==> flow/design.v <==
module ADC
	#(parameter CODING = 1'b1, parameter RANGE = 1'b0)
	(clock,ADC_DOUT, ADC_CS_N, ADC_DIN, ADC_SCLK,data);
	input clock;           
	output reg [7:0][11:0] data;  
	output reg ADC_CS_N;          
	output reg ADC_DIN;           
	output reg ADC_SCLK;          
	input ADC_DOUT;               
	parameter QUIET0 = 3'b000, QUIET1 = 3'b001, QUIET2 = 3'b010;
	parameter CYCLE0 = 3'b100, CYCLE1 = 3'b101, CYCLE2 = 3'b110, CYCLE3 = 3'b111;
	reg [2:0] state;    
	reg [2:0] addr;     
	reg [3:0] count;    
	reg [14:0] buffer;  
	initial begin
		ADC_CS_N <= 1'b1;
		ADC_DIN <= 1'b0;
		ADC_SCLK <= 1'b1;
		state <= QUIET0;
		addr <= 3'b0;
		count <= 4'b0;
		buffer <= 15'b0;
	end
	wire [3:0] count_incr;  
	reg ctrl;               
	assign count_incr = count + 1'b1;
	always @(*)
		case (count)
			4'b0000:  
				ctrl = 1'b1;
			4'b0001:  
				ctrl = 1'b0;
			4'b0010:  
				ctrl = 1'bx;
			4'b0011:  
				ctrl = addr[2];
			4'b0100:  
				ctrl = addr[1];
			4'b0101:  
				ctrl = addr[0];
			4'b0110:  
				ctrl = 1'b1;
			4'b0111:  
				ctrl = 1'b1;
			4'b1000:  
				ctrl = 1'b0;
			4'b1001:  
				ctrl = 1'bx;
			4'b1010:  
				ctrl = RANGE;
			4'b1011:  
				ctrl = CODING;
			default:  
				ctrl = 1'bx;
		endcase
	always @(posedge clock)
		begin
			begin
				case (state)
					QUIET0:  
						begin
							state <= QUIET1;
							data[buffer[14:12]] <= buffer[11:0];
						end
					QUIET1:
						begin
							state <= QUIET2;
						end
					QUIET2:  
						begin
							state <= CYCLE0;
							ADC_CS_N <= 1'b0;
							ADC_DIN <= ctrl;
							count <= count_incr;
						end
					CYCLE0:  
						begin
							state <= CYCLE1;
							ADC_SCLK <= 1'b0;
						end
					CYCLE1:
						begin
							state <= CYCLE2;
						end
					CYCLE2:  
						begin
							state <= CYCLE3;
							ADC_SCLK <= 1'b1;
						end
					CYCLE3:  
						begin
							if (count == 4'b1111)  
								begin
									state <= QUIET0;
									ADC_CS_N <= 1'b1;
									addr <= addr + 1'b1;
								end
							else
								begin
									state <= CYCLE0;
								end
							ADC_DIN <= ctrl;
							buffer <= {buffer[13:0], ADC_DOUT};
							count <= count_incr;
						end
				endcase
			end
		end
endmodule
module DanceCentralRevolution(clk,dancePad, SW, ADC_DOUT, VGA_R, VGA_G, VGA_B, VGA_HS, VGA_VS, VGA_BLANK_N, VGA_CLK, arrowData, ADC_CS_N, ADC_SCLK, ADC_DIN,leds);
	input clk;
	input [3:0]dancePad;
	input [9:0]SW; 
	input ADC_DOUT; 
	output [7:0]VGA_R; 
	output [7:0]VGA_G; 
	output [7:0]VGA_B; 
	output VGA_HS; 
	output VGA_VS; 
	output VGA_BLANK_N; 
	output VGA_CLK;
	output reg [4:0]arrowData;
	output reg [9:0]leds;
	output ADC_CS_N; 
	output ADC_SCLK; 
	output ADC_DIN;
	reg [7:0][11:0]adc_data;
	integer i,count;
	initial
	begin
		count = 0;
		i = 0;
		leds = 0;
	end
	ADC adc(clk, ADC_DOUT,ADC_CS_N,ADC_DIN,ADC_SCLK,adc_data);
	always @ (posedge clk)
	begin	
		if(count < 5000000)
			begin
				count = count + 1;
			end
		else
			begin
				count = 0;
				leds[3:0] = dancePad;
			end
	end
endmodule
# From RTL to reports: DanceCentralRevolution
# The steps from the RTL of DanceCentralRevolution to its reports follow in flow order.
# Line numbers count from 1 in the design file above.
# Library cell names are shortened.
# A cell with - has no value.
# design
top,DanceCentralRevolution
clock_port,clk
lib,sky130hd
corner,tt_025C_1v80

# Elaborated design
# Counts by Yosys on the flattened word-level netlist (proc, flatten, opt, wreduce; memories kept). Register bits leave out memories and registers merged into their read ports (data or address). Print and check cells are left out.
# op_classes
n_addsub,3
cmp,1
n_eq,17
mux,6
reduce_and_logical,10
# op_table
op,n
adder 32 x 2 -> 32 bit with constant B,1
< comparator 32 x 24 -> 1 bit with constant B,1
parallel mux 3 bit (select 7 bit),1
equality test 4 x 3 -> 1 bit with constant B,4
equality test 4 bit with constant B,4
equality test 3 bit with constant B,4
nonzero test 7 bit,1
parallel mux 1 bit (select 5 bit),1
AND reduction 2 bit,2
nonzero test 2 bit,2
adder 4 x 1 -> 4 bit with constant B,1
equality test 4 x 1 -> 1 bit with constant B,1
equality test 4 x 2 -> 1 bit with constant B,1
logical NOT 4 bit,1
OR reduction 4 bit,1
parallel mux 1 bit (select 2 bit),2
adder 3 x 1 -> 3 bit with constant B,1
equality test 3 x 1 -> 1 bit with constant B,1
equality test 3 x 2 -> 1 bit with constant B,1
logical NOT 3 bit,1
OR reduction 3 bit,1
two-way mux 3 bit,1
!= test 2 x 1 -> 1 bit with constant B,1
OR reduction 2 bit,1
two-way mux 1 bit,1
# word_totals
ff_bits,49
output_inout_bits,46
wordCells,45

# Depth
# Depth = most cells in a row (Yosys ltp): at word level without a register or memory, in the mapped netlist without a sequential cell, where the memories' decode and read muxes count.
# logic_depth
depth_word,3
abc_area,0
mapped_depth,7

# Netlist
# Yosys stat after the flow's synthesis: flattened, memories mapped to cells. It holds for the ABC_AREA given above (unset counts as 0); a run with the other value may have another netlist.
# types
cell,n,type_area_um2
dfxtp_1,32,640.614
edfxtp_1,17,510.49
buf_4,39,292.781
xor2_1,15,131.376
nor2_1,34,127.622
xnor2_1,13,113.859
ha_1,6,75.072
nand3_1,11,55.053
nand4_1,8,50.048
nand2_1,13,48.797
a21oi_1,8,40.038
o21ai_0,8,40.038
nor3_1,7,35.034
inv_1,9,33.782
and3_1,5,31.28
or3_1,5,31.28
and4_1,3,26.275
nand4_2,2,25.024
# Not listed: further types 27, cells in them 36.
# synth_totals
stdcells,271
synth_area_um2,2585.0
seqArea_um2,1151.1
ffs,49
# The figures by module come from a second, unflattened synthesis with its own total; it is not the netlist above.
# hier_totals
hier_cells,780
hier_area_um2,8564.5
# Each row is one instance without its submodules.
# by_module
mod,n_inst,cells,mod_area_um2
ADC,1,546,6528.8
DanceCentralRevolution,1,234,2035.7

# Timing after synthesis
# Source: OpenSTA report_checks on the synthesized netlist (no wires, ideal clock, input and output delay 20% of the period each), path of least setup slack; recovery checks are left aside. Register names are those of the netlist, which keeps one name where synthesis merged equal registers.
# synth_path
path_kind,register to register
start,reg count[22]
end,reg leds[0]
clock_period_ns,2.02
setup_ns,0.359
t_first_pin_ns,0.000
arrival_time_ns,1.451
required_time_ns,1.661
path_slack_ns,0.210
path_delay_ns,1.810
driving_pins,6
period_less_setup_slack_ns,1.81
# "path_delay_ns" is the arrival time less input delay plus setup time.
# "driving_pins" counts driving pins, that of a launching flip-flop among them; a cell with two outputs on the path counts twice.
# "period_less_setup_slack_ns" is the clock period less the worst setup slack; recovery checks do not enter. This is arithmetic on one report: input and output delays are still those of the set period (20% each).
# Between the ends stands the longest chain of elaborated cells between them, by number of cells; it is not shown to be the way that was timed. Of several equally long chains one is given.
# A line is the first line of the expression or statement that the cell stems from. Yosys adds cells for indexed reads and writes and turns some case tables into memories.
# synth_between
path_cell_list,dfxtp_1 nand4b_1 nor3_1 o41ai_1 a41oi_1 clkbuf_1
elab_chain_len,1
cells_between,1
cone_classes,1 x compare
# synth_lines
item,line,rtl
from (decl),129,"integer i,count;"
from (assign),141,count = count + 1;
from (assign),145,count = 0;
< comparator 32 x 24 -> 1 bit,139,if(count < 5000000)
to (assign),146,leds[3:0] = dancePad;
to (decl),124,output reg [9:0]leds;

# Path in the finished layout
# Path of least setup slack in the final report of flow run 1 (OpenROAD, finished layout, wires in). Where an end is a register, its clock arrival counts in the times.
# layout_path
path_kind,register to register
start,reg count[13]
end,reg count[16]
clock_period_ns,2.97
setup_ns,0.06
t_first_pin_ns,0.29
arrival_time_ns,2.36
required_time_ns,3.20
path_slack_ns,0.85
driving_pins,7
# Between the ends stands the longest chain of elaborated cells between them, by number of cells; it is not shown to be the way that was timed. Of several equally long chains one is given.
# layout_between
path_cell_list,dfxtp_1 o31ai_1 a21oi_1 o41ai_1 a41oi_2 buf_4 a21oi_1
elab_chain_len,1
cells_between,2
cone_classes,1 x add/sub; 1 x compare
# layout_lines
item,line,rtl
from (decl),129,"integer i,count;"
from (assign),141,count = count + 1;
from (assign),145,count = 0;
adder 32 x 2 -> 32 bit,141,
to (assign),141,
to (assign),145,
to (decl),129,

==> runs of DanceCentralRevolution <==
Settings and measured results of 2 stored flow runs for module DanceCentralRevolution (sky130hd), not sorted in any way. The constraints put input and output delay at 20% of the set period each and load the outputs with 0.01 pF.
"achievedPeriod_ns": clock period set for the run, less the worst setup slack. It is reckoned from that one timing run; input and output delays stay at 20% of the period that was set.
By "totalPower_uw" is meant OpenSTA's value without simulated activity: inputs other than the clock are taken to toggle once in ten clock periods, and the tool carries that through the logic.

Flow run 1, flow files:
==> flow/run.sh <==
#!/bin/bash
# the make line also repeats the synthesis and layout settings of config.mk as NAME=value (left out here)
make -C /OpenROAD-flow-scripts/flow DESIGN_CONFIG=/design/flow/config.mk WORK_HOME=/design/flow/orfs CLKGATE_MAP_FILE= finish
==> flow/config.mk <==
export PLATFORM = sky130hd
export DESIGN_NAME = DanceCentralRevolution
export DESIGN_NICKNAME = DanceCentralRevolution
export VERILOG_FILES = /design/flow/design.v
export SDC_FILE = /design/flow/constraint.sdc
export NUM_CORES = 4
export LEC_CHECK = 0
export ABC_AREA = 0
export CAP_MARGIN = 40
export CELL_PAD_IN_SITES_DETAIL_PLACEMENT = 1
export CORE_ASPECT_RATIO = 1.04
export CORE_MARGIN = 2
export CORE_UTILIZATION = 40
export CTS_CLUSTER_SIZE = 17
export GPL_TIMING_DRIVEN = 1
export PLACE_DENSITY_LB_ADDON = 0.27
export SETUP_SLACK_MARGIN = -0.02
export SLEW_MARGIN = 5
export TNS_END_PERCENT = 75
==> flow/constraint.sdc <==
create_clock -name core_clock -period 2.97 [get_ports {clk}]
set_input_delay 0.5940 -clock core_clock [delete_from_list [all_inputs] [get_ports {clk}]]
set_output_delay 0.5940 -clock core_clock [all_outputs]
set_load 0.01 [all_outputs]

==> results of flow run 1, as CSV <==
result,value
synth_chip_area_um2,2585.0
post_route_util_frac,0.438
final_setup_ws_ns,0.846
die_area_um2,7121.7
achievedPeriod_ns,2.124
tns_setup_ns,0.000
totalPower_uw,1094

Flow run 2, flow files:
==> flow/run.sh <==
#!/bin/bash
# the make line also repeats the synthesis and layout settings of config.mk as NAME=value (left out here)
make -C /OpenROAD-flow-scripts/flow DESIGN_CONFIG=/design/flow/config.mk WORK_HOME=/design/flow/orfs CLKGATE_MAP_FILE= finish
==> flow/config.mk <==
export PLATFORM = sky130hd
export DESIGN_NAME = DanceCentralRevolution
export DESIGN_NICKNAME = DanceCentralRevolution
export VERILOG_FILES = /design/flow/design.v
export SDC_FILE = /design/flow/constraint.sdc
export NUM_CORES = 4
export LEC_CHECK = 0
export CAP_MARGIN = 30
export CELL_PAD_IN_SITES_GLOBAL_PLACEMENT = 1
export CORE_MARGIN = 2
export CORE_UTILIZATION = 55
export GPL_ROUTABILITY_DRIVEN = 1
export MAX_ROUTING_LAYER = met5
export PLACE_DENSITY_LB_ADDON = 0.07
export SLEW_MARGIN = 35
export TNS_END_PERCENT = 95
==> flow/constraint.sdc <==
create_clock -name core_clock -period 1.33 [get_ports {clk}]
set_input_delay 0.2660 -clock core_clock [delete_from_list [all_inputs] [get_ports {clk}]]
set_output_delay 0.2660 -clock core_clock [all_outputs]
set_load 0.01 [all_outputs]

==> results of flow run 2, as CSV <==
result,value
synth_chip_area_um2,2585.0
post_route_util_frac,0.757
final_setup_ws_ns,-0.324
die_area_um2,5264.2
achievedPeriod_ns,1.654
tns_setup_ns,-9.155
totalPower_uw,2435
