==> flow/design.v <==
module randomArrowGenerator(input clk,input [4:0]GSensor, output reg [4:0]arrowData);
	integer counter, i;
	reg [4:0] randomNumber;
	initial
	begin
		counter = 0;
		randomNumber = 1;
		i = 1;
	end
	always @ (posedge clk)
	begin
		counter = counter + 1;
		if(counter > 25000000)
		begin
			counter = 0;
			randomNumber <= { randomNumber[3:0], randomNumber[4] ^ randomNumber[1] };
			if(randomNumber == 4'b1110 | randomNumber == 4'b1011 | randomNumber == 4'b1101 | randomNumber == 4'b0111)
			begin
				randomNumber <= 2;
			end
			arrowData = GSensor;
		end
	end
endmodule
# ---- From RTL to reports: randomArrowGenerator
# The steps from the RTL of randomArrowGenerator to its reports follow in flow order.
# Lines are those of the file above, counted from 1.
# Cell names lack the library's common part.
# A cell with n/a has no value.
dict set report inputs {
  top_module {randomArrowGenerator}
  clock_port {clk}
  lib {sky130hd}
  corner {tt_025C_1v80}
}

# ---- Word level
# Counts by Yosys on the flattened word-level netlist (proc, flatten, opt, wreduce; memories kept). Register bits leave out memories and registers merged into their read ports (data or address); mux counts leave out enables and synchronous resets folded into registers. Print and check cells are left out. Cells with the same type and inputs are merged into one.
dict set report bits {
  ff_bits 37
  latchBits 0
  ramBits 0
  mem_bits_ro 0
  clocked_rd_ports_x_width 0
  mem_count 0
  input_bits 6
  out_inout_bits 5
}
dict set report op_classes {
  n_addsub 1
  mul 0
  div 0
  cmp 1
  equal 0
  n_shift 0
  mux 0
  n_logic 0
  reduce_logical 0
}
# operator n
set op_table {}
lappend op_table {{adder 32 x 2 -> 32 bit (second input constant)} 1}
lappend op_table {{> comparator 32 x 26 -> 1 bit (second input constant)} 1}

# ---- Logic depth
# Depth = most cells in a row (Yosys ltp): at word level without a register or memory, in the mapped netlist without a sequential cell, where the memories' decode and read muxes count.
dict set report logic_depth {
  depth_word 2
  ABC_AREA 0
  depth_mapped 11
  mapped_depth_nobuf 9
}

# ---- Synthesis result
# Yosys stat after the flow's synthesis: flattened, memories mapped to cells. It holds for the ABC_AREA given above (unset counts as 0); a run with the other value may have another netlist.
# cell n type_area_um2
set by_type {}
lappend by_type {dfxtp_1 32 640.614}
lappend by_type {edfxtp_1 5 150.144}
lappend by_type {nor2_1 37 138.883}
lappend by_type {xnor2_1 14 122.618}
lappend by_type {xor2_1 13 113.859}
lappend by_type {nand4_1 12 75.072}
lappend by_type {and4_1 8 70.067}
lappend by_type {nand2_1 18 67.565}
lappend by_type {nand3_1 12 60.058}
lappend by_type {buf_2 9 45.043}
lappend by_type {nor3_1 8 40.038}
lappend by_type {o21ba_4 2 32.531}
lappend by_type {nor4_1 5 31.28}
lappend by_type {o31a_1 3 26.275}
lappend by_type {and3_1 4 25.024}
lappend by_type {buf_6 2 22.522}
lappend by_type {mux2_2 2 22.522}
lappend by_type {nor4_4 1 21.27}
# Not listed: further types 27, cells in them 41.
dict set report synth_totals {
  cell_count 228
  synth_area_um2 2025.7
  seq_area_um2 790.8
  ffs 37
  buf_cells 12
}

# ---- Timing after synthesis
# Path of least setup slack by OpenSTA after synthesis, without wires, with an ideal clock, recovery checks aside; 20% of the period is set as input and as output delay. Where synthesis merged equal registers, the netlist keeps one of their names.
dict set report synth_path {
  kind {register -> register}
  from {reg counter[0]}
  to {reg arrowData[0]}
  period_ps 3610
  launch_ps 0
  t_arrival_ps 2857
  path_slack_ps 491
  delay_ps 3120
  stages 10
  path_buffers 1
  synth_period_reached_ps 3119
}
# "delay_ps" = arrival - input delay + setup time.
# "stages": output pins that drive a net of the path, with the launching flip-flop's if there is one; two outputs of one cell count as two.
# "synth_period_reached_ps" is the clock period less the worst setup slack; recovery checks do not enter. This is arithmetic on one report: input and output delays are still those of the set period (20% each).
# The rows between start and end are the longest chain of elaborated cells between them; the timing report does not say that the signal goes this way. Where chains are equally long, one stands for them.
# Each line given opens the expression or statement behind the cell; cells for indexed reads and writes are added by Yosys, which also makes memories of some case tables.
dict set report synth_between {
  cell_sequence {dfxtp_1 -> ha_1 -> and4_1 -> nand4_1 -> nor3_1 -> mux2_2 -> a211o_1 -> or4b_1 -> o22a_1 -> buf_2}
  elab_chain_len 2
  cone_cells 2
  cone_lines 2
  cone_classes {add/sub (1); compare (1)}
}
# item line_no
set synth_rtl {}
lappend synth_rtl {{start: declaration} 2} ;# integer counter, i;
lappend synth_rtl {{start: assignment} 12} ;# counter = counter + 1;
lappend synth_rtl {{start: assignment} 15} ;# counter = 0;
lappend synth_rtl {{adder 32 x 2 -> 32 bit} 12}
lappend synth_rtl {{> comparator 32 x 26 -> 1 bit} 13} ;# if(counter > 25000000)
lappend synth_rtl {{end: assignment} 21} ;# arrowData = GSensor;
lappend synth_rtl {{end: declaration} 1} ;# module randomArrowGenerator(input clk,input [4:0]GSensor, output reg [4:0]arrowData);

# ---- Worst path after layout
# From the final timing report of flow run 1: the path of least setup slack in the routed layout; clock arrival at registers is part of the times.
# The path's times are printed in steps of 10 ps; the period is the one set.
dict set report layout_path {
  kind {register -> register}
  from {reg counter[14]}
  to {reg counter[20]}
  period_ps 3250
  launch_ps 290
  t_arrival_ps 3190
  path_slack_ps 290
  stages 12
  path_buffers 3
}
# The rows between start and end are the longest chain of elaborated cells between them; the timing report does not say that the signal goes this way. Where chains are equally long, one stands for them.
dict set report layout_between {
  cell_sequence {dfxtp_2 -> buf_6 -> nand4_1 -> or2_4 -> nor3_4 -> mux2_4 -> a211o_1 -> or4b_4 -> o22a_4 -> buf_12 -> buf_16 -> nor2_1}
  elab_chain_len 2
  cone_cells 2
  cone_lines 2
  cone_classes {add/sub (1); compare (1)}
}
# item line_no
set layout_rtl {}
lappend layout_rtl {{start: declaration} 2} ;# integer counter, i;
lappend layout_rtl {{start: assignment} 12} ;# counter = counter + 1;
lappend layout_rtl {{start: assignment} 15} ;# counter = 0;
lappend layout_rtl {{adder 32 x 2 -> 32 bit} 12}
lappend layout_rtl {{> comparator 32 x 26 -> 1 bit} 13} ;# if(counter > 25000000)
lappend layout_rtl {{end: assignment} 12}
lappend layout_rtl {{end: assignment} 15}
lappend layout_rtl {{end: declaration} 2}

# Flow runs of randomArrowGenerator

2 stored runs of randomArrowGenerator in the flow (synthesis by Yosys, layout by OpenROAD, sky130hd cells), in arbitrary order. Constraints: input delay and output delay 20% of the set period each, output load 0.01 pF.
"clock_period_reached_ps" = clock period - worst setup slack. The figure is calculated, with input and output delays left at 20% of the set period.
"worst_path_time_ps" is the time allowed to the run's worst setup path (the clock period less input and output delay, where it has them) less its slack. Clock arrival times count: a late capture clock shortens it, a late launch clock lengthens it.
"final_power_mw": no workload was simulated; the value follows from the tool's default switching activity.
"worst_path_time_ps" is given in steps of 10 ps.

# flow run 1
==> flow/run.sh <==
#!/bin/bash
# the make line also repeats the synthesis and layout settings of config.mk as NAME=value (left out here)
make -C /OpenROAD-flow-scripts/flow DESIGN_CONFIG=/design/flow/config.mk WORK_HOME=/design/flow/orfs CLKGATE_MAP_FILE= finish
==> flow/config.mk <==
export PLATFORM = sky130hd
export DESIGN_NAME = randomArrowGenerator
export DESIGN_NICKNAME = randomArrowGenerator
export VERILOG_FILES = /design/flow/design.v
export SDC_FILE = /design/flow/constraint.sdc
export NUM_CORES = 4
export LEC_CHECK = 0
export CAP_MARGIN = 20
export CORE_MARGIN = 2
export CORE_UTILIZATION = 40
export SETUP_SLACK_MARGIN = 0.57
export SLEW_MARGIN = 20
==> flow/constraint.sdc <==
create_clock -name core_clock -period 3.25 [get_ports {clk}]
set_input_delay 0.6500 -clock core_clock [delete_from_list [all_inputs] [get_ports {clk}]]
set_output_delay 0.6500 -clock core_clock [all_outputs]
set_load 0.01 [all_outputs]

==> flow run 1: results <==
ys_area_um2=2025.7
design_die_area_um2=5649.8
finalCellArea_um2=2721.4
finalUtil_pct=56.5
ws_setup_ps=286
tns_ps=0
hold_ws_ps=580
final_power_mw=0.8592
clock_period_reached_ps=2964
worst_path_time_ps=2960
worst_path_kind="register -> register"

# flow run 2
==> flow/run.sh <==
#!/bin/bash
# the make line also repeats the synthesis and layout settings of config.mk as NAME=value (left out here)
make -C /OpenROAD-flow-scripts/flow DESIGN_CONFIG=/design/flow/config.mk WORK_HOME=/design/flow/orfs CLKGATE_MAP_FILE= finish
==> flow/config.mk <==
export PLATFORM = sky130hd
export DESIGN_NAME = randomArrowGenerator
export DESIGN_NICKNAME = randomArrowGenerator
export VERILOG_FILES = /design/flow/design.v
export SDC_FILE = /design/flow/constraint.sdc
export NUM_CORES = 4
export LEC_CHECK = 0
export CAP_MARGIN = 20
export CELL_PAD_IN_SITES_DETAIL_PLACEMENT = 2
export CELL_PAD_IN_SITES_GLOBAL_PLACEMENT = 3
export CORE_ASPECT_RATIO = 1.72
export CORE_MARGIN = 2
export CORE_UTILIZATION = 48
export GPL_TIMING_DRIVEN = 0
export HOLD_SLACK_MARGIN = 0.29
export MAX_ROUTING_LAYER = met4
export SLEW_MARGIN = 25
==> flow/constraint.sdc <==
create_clock -name core_clock -period 2.86 [get_ports {clk}]
set_input_delay 0.5720 -clock core_clock [delete_from_list [all_inputs] [get_ports {clk}]]
set_output_delay 0.5720 -clock core_clock [all_outputs]
set_load 0.01 [all_outputs]

==> flow run 2: results <==
outcome="no results, placement failed with GPL-0301"
